==> flow/design.v <==
module D_latch(en,D,Q);	 
input en,D;
output reg Q;
always@(D or en or Q)
begin
	if (en) Q=D;
	else Q = Q;
end
endmodule
module DFF_p(clk,D,Q);	 
input clk,D;
output reg Q;
always@(posedge clk)
begin
	Q<=D;
end
endmodule
module DFF_n(clk,D,Q);	 
input clk,D;
output reg Q;
always@(negedge clk)
begin
	Q<=D;
end
endmodule
module DFF_SR(clk,rst,in,Q);	 
input clk,rst,in;
output reg Q;
always@(posedge clk)
begin
	if (rst) Q<=1'b0;
	else Q<=in;
end
endmodule
module DFF_AR(clk,rst,in,Q);	 
input clk,rst,in;
output reg Q;
always@(posedge clk or posedge rst)
begin
	if (rst) Q<=1'b0;
	else Q<=in;
end
endmodule
module DFF_en(clk,rst,en,in,Q);	 
input clk,rst,en,in;
output reg Q;
always@(posedge clk)
begin
	if (rst) Q<=1'b0;
	else if(en) Q<=in;
end		  
endmodule
module reg_4bits(clk,rst,en,in,out);	 
input clk,rst,en;
input [3:0] in;
output reg [3:0] out;
always@(posedge clk or posedge rst)
begin
	if (rst) out<=4'b0000;
	else out<=in;
end
endmodule
module upCnt_1(rst,clk,out);
input rst,clk;
output reg [2:0] out;
reg [2:0] din;
always@(posedge clk)
begin 
	if (rst) out <= 3'd0;
	else out <= din;
end
always@(out)
begin
	if (out == 3'd5)
		din = 3'd0;
	else 
		din = out;
end
endmodule
module upCnt_2(rst,clk,out);
input rst,clk;
output reg [2:0] out;
always@(posedge clk)
begin 
	if (rst) out <= 3'd0;
	else 
		if (out == 3'd5)
			out <= 3'd0;
		else 
			out <= out + 3'd1;
end
endmodule
module downCnt_1(rst,clk,out);
input rst,clk;
output reg [2:0] out;
always@(negedge clk)
begin 
	if (!rst) out <= 3'd5;
	else 
		if (out == 3'd0)
			out <= 3'd5;
		else 
			out <= out - 3'd1;
end
endmodule
module fqDiv2(rst,clk,clk_div2);
input rst,clk;
output reg clk_div2;
wire not_clk_div2;
assign not_clk_div2 = ~clk_div2;
always@(posedge clk or posedge rst)
begin 
	if (rst) clk_div2 <= 1'b0;
	else clk_div2 <= not_clk_div2;
end
endmodule
module fqDiv6(rst,clk,clk_div6);
input rst,clk;
output reg clk_div6;
reg [2:0] out;
wire en;
assign en = (out == 3'd2);
always@(posedge clk)
begin
	if (rst) out <= 3'd0;
	else 
		if (en) out <=3'd0;
		else out <= out + 3'd1;
end
always@(posedge clk)
begin
	if (rst) out <= 1'b0;
	else 
		if (en) clk_div6 <= ~clk_div6;
end
endmodule 
module SISO_4b(
input clk, rst,
input SI,
output SO);
reg [3:0] dff4b;
assign SO = dff4b[3];
always@(posedge clk or negedge rst)
begin 
	if (!rst) dff4b <=4'b0;
	else begin
		dff4b[3] <= dff4b[2];
		dff4b[2] <= dff4b[1];
		dff4b[1] <= dff4b[0];
		dff4b[0] <= SI;
		end
end
endmodule
module PISO_4b(
input clk,rst,
input load,
input [3:0] PI,
output SO);
reg [3:0] dff4b;
assign SO = dff4b[3];
always@(posedge clk or negedge rst)
begin:PISO_blk	 
	integer i;
	if (!rst)
		dff4b<=4'b0;
	else if (load)
			dff4b<=PI;
		else begin
			for (i=3;i>0;i=i-1)
				dff4b[i]<=dff4b[i-1];
			dff4b[0]<=1'b0;
			end
end
endmodule
module debounce (clk,bin,bout);
parameter CNT_W = 20;
input clk;
input bin;
output bout;
reg [CNT_W-1:0] cnt;
reg bin_syn0,bin_syn1,bin_int;
assign bout = ~cnt[CNT_W-1];	 
always@(posedge clk)	 
begin
	bin_syn0 <= bin;
	bin_syn1 <= bin_syn0;
	bin_int <= bin_syn1;
end
always@(posedge clk)
begin
	if (bin_int) cnt <= {CNT_W{1'b0}};
	else if (!cnt[CNT_W-1])	 
		cnt <= cnt + 1'b1;
end
endmodule
module up_cnt_pmtr
#(parameter WIDTH = 32)(
input clk,
input rst,
input en,
input clr,
output reg[WIDTH-1:0] cnt);
wire [WIDTH-1:0] zero = {(WIDTH){1'b0}};
always@(posedge clk or posedge rst)
begin
	if (rst) cnt <= zero;
	else if (en)
		begin 
			if (clr) cnt <= zero;
			else cnt <= cnt + 1'b1;
		end
end
endmodule
module PWM(
input clk,rst,
input [3:0] duty,
output reg pwm);
reg [2:0] cnt;
wire it;
assign it = ({1'b0,cnt}<duty);
always@(posedge clk or posedge rst)
begin
	if (rst) cnt = 3'd0;
		else cnt = cnt + 1'd1;
end
always@(posedge clk or posedge rst)
begin
	if (rst) pwm = 1'b0;
	else pwm = it;
end
endmodule
module mux_def(
input rst,
input clk,
input sel,
input [32-1:0] a,b,
output reg [32-1:0] out);
wire [32-1:0] temp;
assign temp = sel?a:b;
always@(posedge clk or posedge rst)
begin
	if (rst) 
		out <= 32'd0;
	else
		out <= temp;
end
endmodule
* Step by step through the tools: up_cnt_pmtr
What the tools print for up_cnt_pmtr, step after step.
Line numbers count from 1 in the design file above.
Operators: Yosys type, input widths -> output width; for muxes data width and select width s.
Library cell names are shortened.
A cell with -- has no value.
- Top :: up_cnt_pmtr
- Clock port :: clk
- Cell library :: sky130hd
- Library corner :: tt_025C_1v80

* After elaboration
Counts by Yosys on the flattened word-level netlist (proc, flatten, opt, wreduce; memories kept). Register bits leave out memories and registers merged into their read ports (data or address); mux counts leave out enables and synchronous resets folded into registers. Print and check cells are left out. Cells with the same type and inputs are merged into one.
- Register bits :: 32
- $add $sub $neg :: 1
- Multiplexer cells :: 1
** Operators with widths (number)
- $add 32x1->32 const B :: 1
- $mux 32 :: 1

* Longest topological paths
Yosys ltp: most cells in a row. Word level: on the elaborated netlist, between registers, memories and ports. Mapped: between sequential cells and ports; inverters and the memories' decode and read muxes count.
- Depth after elaboration :: 2
- ABC_AREA :: 0
- Depth in mapped cells :: 7

* Synthesis result
Yosys stat after the flow's synthesis: flattened, memories mapped to cells. It holds for the ABC_AREA given above (unset counts as 0); a run with the other value may have another netlist.
Totals and module areas in this step are rounded.
- Cells in the netlist :: 185
- Cell area after synthesis :: 1777 um^2
- Buffer cells :: 12
- Flip-flop cells :: 32
** Cells by type (number)
- dfrtp_1 :: 32
- and4_1 :: 9
- nand2_1 :: 18
- mux2i_1 :: 6
- a21oi_1 :: 11
- o31ai_1 :: 7
- nand2b_1 :: 8
- nand3_1 :: 10
- or4_1 :: 6
- nand4_1 :: 6
- nor4_1 :: 6
- o21ai_0 :: 7
- o2bb2ai_1 :: 4
- xor2_1 :: 4
- o21a_1 :: 4
- o311ai_0 :: 3
- o41ai_1 :: 3
- clkbuf_1 :: 6
Not listed: further types 17, cells in them 35.

* Worst setup path after synthesis
Source: OpenSTA report_checks on the synthesized netlist (no wires, ideal clock, input and output delay 20% of the period each), path of least setup slack; recovery checks are left aside. Register names are those of the netlist, which keeps one name where synthesis merged equal registers.
- Path kind :: register to register
- Start :: register cnt[0]
- End :: register cnt[26]
- Data required time :: 2.541 ns
- Stages :: 8
- Path delay :: 1.896 ns
- Launch time at the first pin :: 0.000 ns
- Path slack :: 0.723 ns
- Data arrival time :: 1.817 ns
- Period :: 2.62 ns
- Synthesis period reached :: 1.897 ns
"path delay" = arrival - input delay + setup time.
"stages": output pins that drive a net of the path, with the launching flip-flop's if there is one; two outputs of one cell count as two.
"synthesis period reached" is the clock period less the worst setup slack; recovery checks do not enter. This is arithmetic on one report: input and output delays are still those of the set period (20% each).
The rows between start and end are the longest chain of elaborated cells between them; the timing report does not say that the signal goes this way. Where chains are equally long, one stands for them.
Each line given opens the expression or statement behind the cell; cells for indexed reads and writes are added by Yosys, which also makes memories of some case tables.
A register here has more assigning lines than the two given.
- Cells stage by stage :: dfrtp_1 ha_1 and4_1 buf_2 nand3_1 buf_2 nor4_1 mux2i_1
- Cells in the longest elaborated chain :: 2
- Elaborated cells on any way between the ends :: 2
- Those cells by class :: add/sub: 1; mux: 1
** Ends and longest elaborated chain, post-synthesis
- from (decl) :: RTL line 202 : output reg[WIDTH-1:0] cnt);
- from (assign) :: RTL line 206 : if (rst) cnt <= zero;
- from (assign) :: RTL line 209 : if (clr) cnt <= zero;
- $add 32x1->32 :: RTL line 210 : else cnt <= cnt + 1'b1;
- $mux 32 :: RTL line 209
- to (assign) :: RTL line 209
- to (assign) :: RTL line 210
- to (decl) :: RTL line 202

* Timing after layout
Path of least setup slack in the final report of run A (OpenROAD, finished layout, wires in). Where an end is a register, its clock arrival counts in the times.
- Path kind :: register to register
- Start :: register cnt[0]
- End :: register cnt[20]
- Stages :: 7
- Data required time :: 2.30 ns
- Path slack :: 0.20 ns
- Data arrival time :: 2.10 ns
- Launch time at the first pin :: 0.28 ns
- Period :: 2.09 ns
The rows between start and end are the longest chain of elaborated cells between them; the timing report does not say that the signal goes this way. Where chains are equally long, one stands for them.
A register here has more assigning lines than the two given.
- Cells stage by stage :: dfrtp_2 ha_1 and4_1 nand3_1 buf_4 or4_1 a21oi_1
- Cells in the longest elaborated chain :: 2
- Elaborated cells on any way between the ends :: 2
- Those cells by class :: add/sub: 1; mux: 1
** Ends and longest elaborated chain, post-layout
- from (decl) :: RTL line 202 : output reg[WIDTH-1:0] cnt);
- from (assign) :: RTL line 206 : if (rst) cnt <= zero;
- from (assign) :: RTL line 209 : if (clr) cnt <= zero;
- $add 32x1->32 :: RTL line 210 : else cnt <= cnt + 1'b1;
- $mux 32 :: RTL line 209
- to (assign) :: RTL line 209
- to (assign) :: RTL line 210
- to (decl) :: RTL line 202

Module up_cnt_pmtr, platform sky130hd: 2 stored runs of the flow (Yosys, OpenROAD) with differing settings, in no particular order. Input and output delays are each 20% of the period that was set; the output load is 0.01 pF.
"clock period reached" means the clock period less the worst setup slack. The figure is calculated, with input and output delays left at 20% of the set period.
By "time of the worst setup path" is meant the share of the clock period that the worst setup path is allowed (20% is reserved at inputs, 20% at outputs), minus its slack. Clock arrival times at its registers enter into it.
"total power after layout" rests on the timing tool's default activity at the inputs, not on a simulated workload.
The measured numbers are rounded.

** Run A
- Settings :: period_ns=2.09; CORE_UTILIZATION=17; PLACE_DENSITY_LB_ADDON=0.3; CELL_PAD_IN_SITES_DETAIL_PLACEMENT=2; TNS_END_PERCENT=25; CAP_MARGIN=0; CORE_MARGIN=2; SLEW_MARGIN=20
- Chip area in the Yosys report :: 1777 um^2
- Full die area :: 11280 um^2
- Standard-cell area after routing :: 2457 um^2
- Post-route utilization :: 0.24
- Setup slack of the worst path :: 0.198 ns
- Summed negative setup slack :: 0.000 ns
- Worst-case hold slack :: 0.515 ns
- Total power after layout :: 1.319 mW
- Clock period reached :: 1.892 ns
- Time of the worst setup path :: 1.89 ns
- Type of the worst setup path :: register to register

** Run B
- Settings :: period_ns=3.69; CORE_UTILIZATION=46; PLACE_DENSITY_LB_ADDON=0.19; CORE_MARGIN=10; ABC_AREA=0; GPL_ROUTABILITY_DRIVEN=0; CAP_MARGIN=10; SLEW_MARGIN=15; MIN_ROUTING_LAYER=met1
- Chip area in the Yosys report :: 1777 um^2
- Full die area :: 6749 um^2
- Standard-cell area after routing :: 2208 um^2
- Post-route utilization :: 0.599
- Setup slack of the worst path :: 0.914 ns
- Summed negative setup slack :: 0.000 ns
- Worst-case hold slack :: 0.498 ns
- Total power after layout :: 0.7107 mW
- Clock period reached :: 2.776 ns
- Time of the worst setup path :: 2.04 ns
- Type of the worst setup path :: input to register
