==> flow/design.v <==
module mean(rst, clk, in, mean);
input rst, clk;
input [3:0] in;
output reg [3:0] mean;
reg [3:0] x0, x1, x2, x3;
wire [5:0] sum;
wire [3:0] m_tmp;
always@(posedge clk or posedge rst)
begin 
	if (rst) {x3,x2,x1,x0}<=16'd0;
	else
	begin
		x3<=x2;
		x2<=x1;
		x1<=x0;
		x0<=in;
	end
end
assign sum = (x0+x1)+(x2+x3);
assign m_tmp = sum >> 2;
always@(posedge clk or posedge rst)
begin	
	if (rst) mean <= 4'd0;
	else mean <=m_tmp;
end
endmodule
* Step by step through the tools: mean
The steps from the RTL of mean to its reports follow in flow order.
Line numbers count from 1 in the design file above.
Cell names lack the library's common part.
The mark -- stands for no value.
- Top :: mean
- Clock port :: clk
- Cell library :: sky130hd
- Corner :: tt_025C_1v80

* Word level
Yosys after proc, flatten, opt, wreduce and memory -nomap, before mapping. Enables and synchronous resets that opt folds into registers are not counted as muxes. Memory bits, and registers merged into a memory's read port (data or address), are not among the register bits. Print and check cells are not counted. Equal cells are merged and count once.
- Latch bits :: 0
- Memories :: 0
- Memory bits (read-only) :: 0
- RAM bits :: 0
- Clocked read ports x word width :: 0
- Bits in registers :: 20
- Reduce/logical cells :: 0
- Magnitude comparators :: 0
- Eq/ne operators :: 0
- Muxes and demuxes :: 0
- $add $sub $neg :: 3
- Div/mod/pow operators :: 0
- Bitwise operators :: 0
- Shift-type cells :: 0
- $mul :: 0
** Operator list (count)
- adder 4 x 4 -> 5 bit :: 2
- adder 5 x 5 -> 6 bit :: 1

* Depth
Yosys ltp: most cells in a row. Word level: on the elaborated netlist, between registers, memories and ports. Mapped: between sequential cells and ports; inverters and the memories' decode and read muxes count.
- Depth in word-level cells :: 2
- ABC_AREA :: 0
- Depth in mapped cells :: 9
- Depth with buffers taken out :: 9

* Synthesis result
Yosys stat after the flow's synthesis: flattened, memories mapped to cells. It holds for the ABC_AREA given above (unset counts as 0); a run with the other value may have another netlist.
Totals and module areas in this step are rounded.
- Cell area after synthesis :: 875.8 sq um
- Sequential area :: 500.5 sq um
- Standard cells after synthesis :: 66
- Flip-flops :: 20
- Buffer cells :: 0
** Cells by type (count)
- dfrtp_1 :: 20
- fa_1 :: 8
- inv_1 :: 22
- ha_1 :: 3
- a211oi_2 :: 1
- and2b_4 :: 1
- and3b_1 :: 1
- nand4b_1 :: 1
- o311ai_1 :: 1
- xnor2_1 :: 1
- nand3b_1 :: 1
- nor2_1 :: 2
- nand2b_1 :: 1
- nor2b_1 :: 1
- nand3_1 :: 1
- o21ai_0 :: 1

* Timing after synthesis
Source: OpenSTA report_checks on the synthesized netlist (no wires, ideal clock, input and output delay 20% of the period each), path of least setup slack; recovery checks are left aside. Register names are those of the netlist, which keeps one name where synthesis merged equal registers.
- Kind :: reg2reg
- From :: reg x0[3]
- To :: reg mean[2]
- Data required time :: 2273 ps
- Setup time :: 137 ps
- Period :: 2410 ps
- Delay of the path :: 2418 ps
- Arrival :: 2281 ps
- Driving pins on the path :: 9
- Setup slack :: -7 ps
- Period reached after synthesis :: 2417 ps
"delay of the path" = arrival - input delay + setup time.
"driving pins on the path" counts driving pins, that of a launching flip-flop among them; a cell with two outputs on the path counts twice.
"period reached after synthesis" = period - worst setup slack (recovery checks aside). The figure is calculated, with input and output delays left at 20% of the set period.
Between the ends stands the longest chain of elaborated cells between them, by number of cells; it is not shown to be the way that was timed. Of several equally long chains one is given.
A line is the first line of the expression or statement that the cell stems from. Yosys adds cells for indexed reads and writes and turns some case tables into memories.
- Cells stage by stage :: dfrtp_1 > fa_1 > inv_1 > fa_1 > inv_1 > ha_1 > and3b_1 > a211oi_2 > o311ai_1
- Length of the longest elaborated chain :: 2
- Elaborated cells on any way between the ends :: 2
- Source lines of those cells :: 1
** RTL lines, path post-synthesis
- start: declaration :: RTL line 5 : reg [3:0] x0, x1, x2, x3;
- start: assignment :: RTL line 16 : x0<=in;
- adder 4 x 4 -> 5 bit :: RTL line 19 : assign sum = (x0+x1)+(x2+x3);
- adder 5 x 5 -> 6 bit :: RTL line 19
- end: assignment :: RTL line 23 : if (rst) mean <= 4'd0;
- end: assignment :: RTL line 24 : else mean <=m_tmp;
- end: declaration :: RTL line 4 : output reg [3:0] mean;

* Timing after layout
From the final timing report of run A: the path of least setup slack in the routed layout; clock arrival at registers is part of the times.
The report prints the path's times to 10 ps; the period is as set.
- Kind :: reg2reg
- From :: reg x0[3]
- To :: reg mean[2]
- Driving pins on the path :: 9
- Setup slack :: -50 ps
- Setup time :: 110 ps
- Data required time :: 2440 ps
- Period :: 2260 ps
- Arrival :: 2490 ps
Between the ends stands the longest chain of elaborated cells between them, by number of cells; it is not shown to be the way that was timed. Of several equally long chains one is given.
- Cells stage by stage :: dfrtp_1 > fa_1 > inv_1 > fa_1 > inv_2 > ha_4 > nor2_1 > a211oi_2 > o311ai_1
- Length of the longest elaborated chain :: 2
- Elaborated cells on any way between the ends :: 2
- Source lines of those cells :: 1
** RTL lines, path post-layout
- start: declaration :: RTL line 5 : reg [3:0] x0, x1, x2, x3;
- start: assignment :: RTL line 16 : x0<=in;
- adder 4 x 4 -> 5 bit :: RTL line 19 : assign sum = (x0+x1)+(x2+x3);
- adder 5 x 5 -> 6 bit :: RTL line 19
- end: assignment :: RTL line 23 : if (rst) mean <= 4'd0;
- end: assignment :: RTL line 24 : else mean <=m_tmp;
- end: declaration :: RTL line 4 : output reg [3:0] mean;

Subject: flow runs of mean

Hi,

mean through Yosys and OpenROAD on sky130hd: 2 stored runs, unordered, with their settings and measured results. The constraints put input and output delay at 20% of the set period each and load the outputs with 0.01 pF.
By "period achieved" is meant the clock period of the run minus its worst setup slack. This is arithmetic on one report: input and output delays are still those of the set period (20% each).
"time on the worst setup path" = time allowed to the worst setup path (clock period - input delay - output delay, where it has them) - its slack; a late launch clock adds to it, a late capture clock takes from it.
"overall power" is the tool's figure for a default switching activity; nothing was simulated.
"time on the worst setup path" is known to 10 ps.
Measured values are rounded.

* Run A
** Files
==> flow/run.sh <==
#!/bin/bash
# the make line also repeats the synthesis and layout settings of config.mk as NAME=value (left out here)
make -C /OpenROAD-flow-scripts/flow DESIGN_CONFIG=/design/flow/config.mk WORK_HOME=/design/flow/orfs CLKGATE_MAP_FILE= finish
==> flow/config.mk <==
export PLATFORM = sky130hd
export DESIGN_NAME = mean
export DESIGN_NICKNAME = mean
export VERILOG_FILES = /design/flow/design.v
export SDC_FILE = /design/flow/constraint.sdc
export NUM_CORES = 4
export LEC_CHECK = 0
export CAP_MARGIN = 20
export CELL_PAD_IN_SITES_GLOBAL_PLACEMENT = 1
export CORE_MARGIN = 10
export CORE_UTILIZATION = 46
export CTS_CLUSTER_DIAMETER = 61
export CTS_CLUSTER_SIZE = 99
export PLACE_DENSITY = 0.82
export SETUP_SLACK_MARGIN = 0.17
export SLEW_MARGIN = 20
==> flow/constraint.sdc <==
create_clock -name core_clock -period 2.26 [get_ports {clk}]
set_input_delay 0.4520 -clock core_clock [delete_from_list [all_inputs] [get_ports {clk}]]
set_output_delay 0.4520 -clock core_clock [all_outputs]
set_load 0.01 [all_outputs]
** Results
- Yosys chip area after synthesis :: 875.8 sq um
- Overall power :: 0.9115 mW
- Area inside the die boundary :: 4049 sq um
- Utilization :: 0.604
- Time on the worst setup path :: 2310 ps
- Type of the worst setup path :: reg2reg
- Standard-cell area of the final layout :: 1066 sq um
- Post-route worst hold slack :: 384 ps
- Period achieved :: 2307 ps
- Post-route setup TNS :: -64 ps
- Worst setup slack after layout :: -47 ps

* Run B
** Files
==> flow/run.sh <==
#!/bin/bash
# the make line also repeats the synthesis and layout settings of config.mk as NAME=value (left out here)
make -C /OpenROAD-flow-scripts/flow DESIGN_CONFIG=/design/flow/config.mk WORK_HOME=/design/flow/orfs CLKGATE_MAP_FILE= finish
==> flow/config.mk <==
export PLATFORM = sky130hd
export DESIGN_NAME = mean
export DESIGN_NICKNAME = mean
export VERILOG_FILES = /design/flow/design.v
export SDC_FILE = /design/flow/constraint.sdc
export NUM_CORES = 4
export LEC_CHECK = 0
export CAP_MARGIN = 20
export CORE_MARGIN = 2
export CORE_UTILIZATION = 18
export CTS_CLUSTER_DIAMETER = 319
export GPL_ROUTABILITY_DRIVEN = 1
export MAX_ROUTING_LAYER = met4
export PLACE_DENSITY_LB_ADDON = 0.01
export SETUP_SLACK_MARGIN = -0.05
export SLEW_MARGIN = 0
export TNS_END_PERCENT = 55
==> flow/constraint.sdc <==
create_clock -name core_clock -period 2.28 [get_ports {clk}]
set_input_delay 0.4560 -clock core_clock [delete_from_list [all_inputs] [get_ports {clk}]]
set_output_delay 0.4560 -clock core_clock [all_outputs]
set_load 0.01 [all_outputs]
** Results
- Yosys chip area after synthesis :: 875.8 sq um
- Overall power :: 0.9993 mW
- Area inside the die boundary :: 5440 sq um
- Utilization :: 0.243
- Time on the worst setup path :: 2320 ps
- Type of the worst setup path :: reg2reg
- Standard-cell area of the final layout :: 1139 sq um
- Post-route worst hold slack :: 377 ps
- Period achieved :: 2324 ps
- Post-route setup TNS :: -44 ps
- Worst setup slack after layout :: -44 ps

Regards
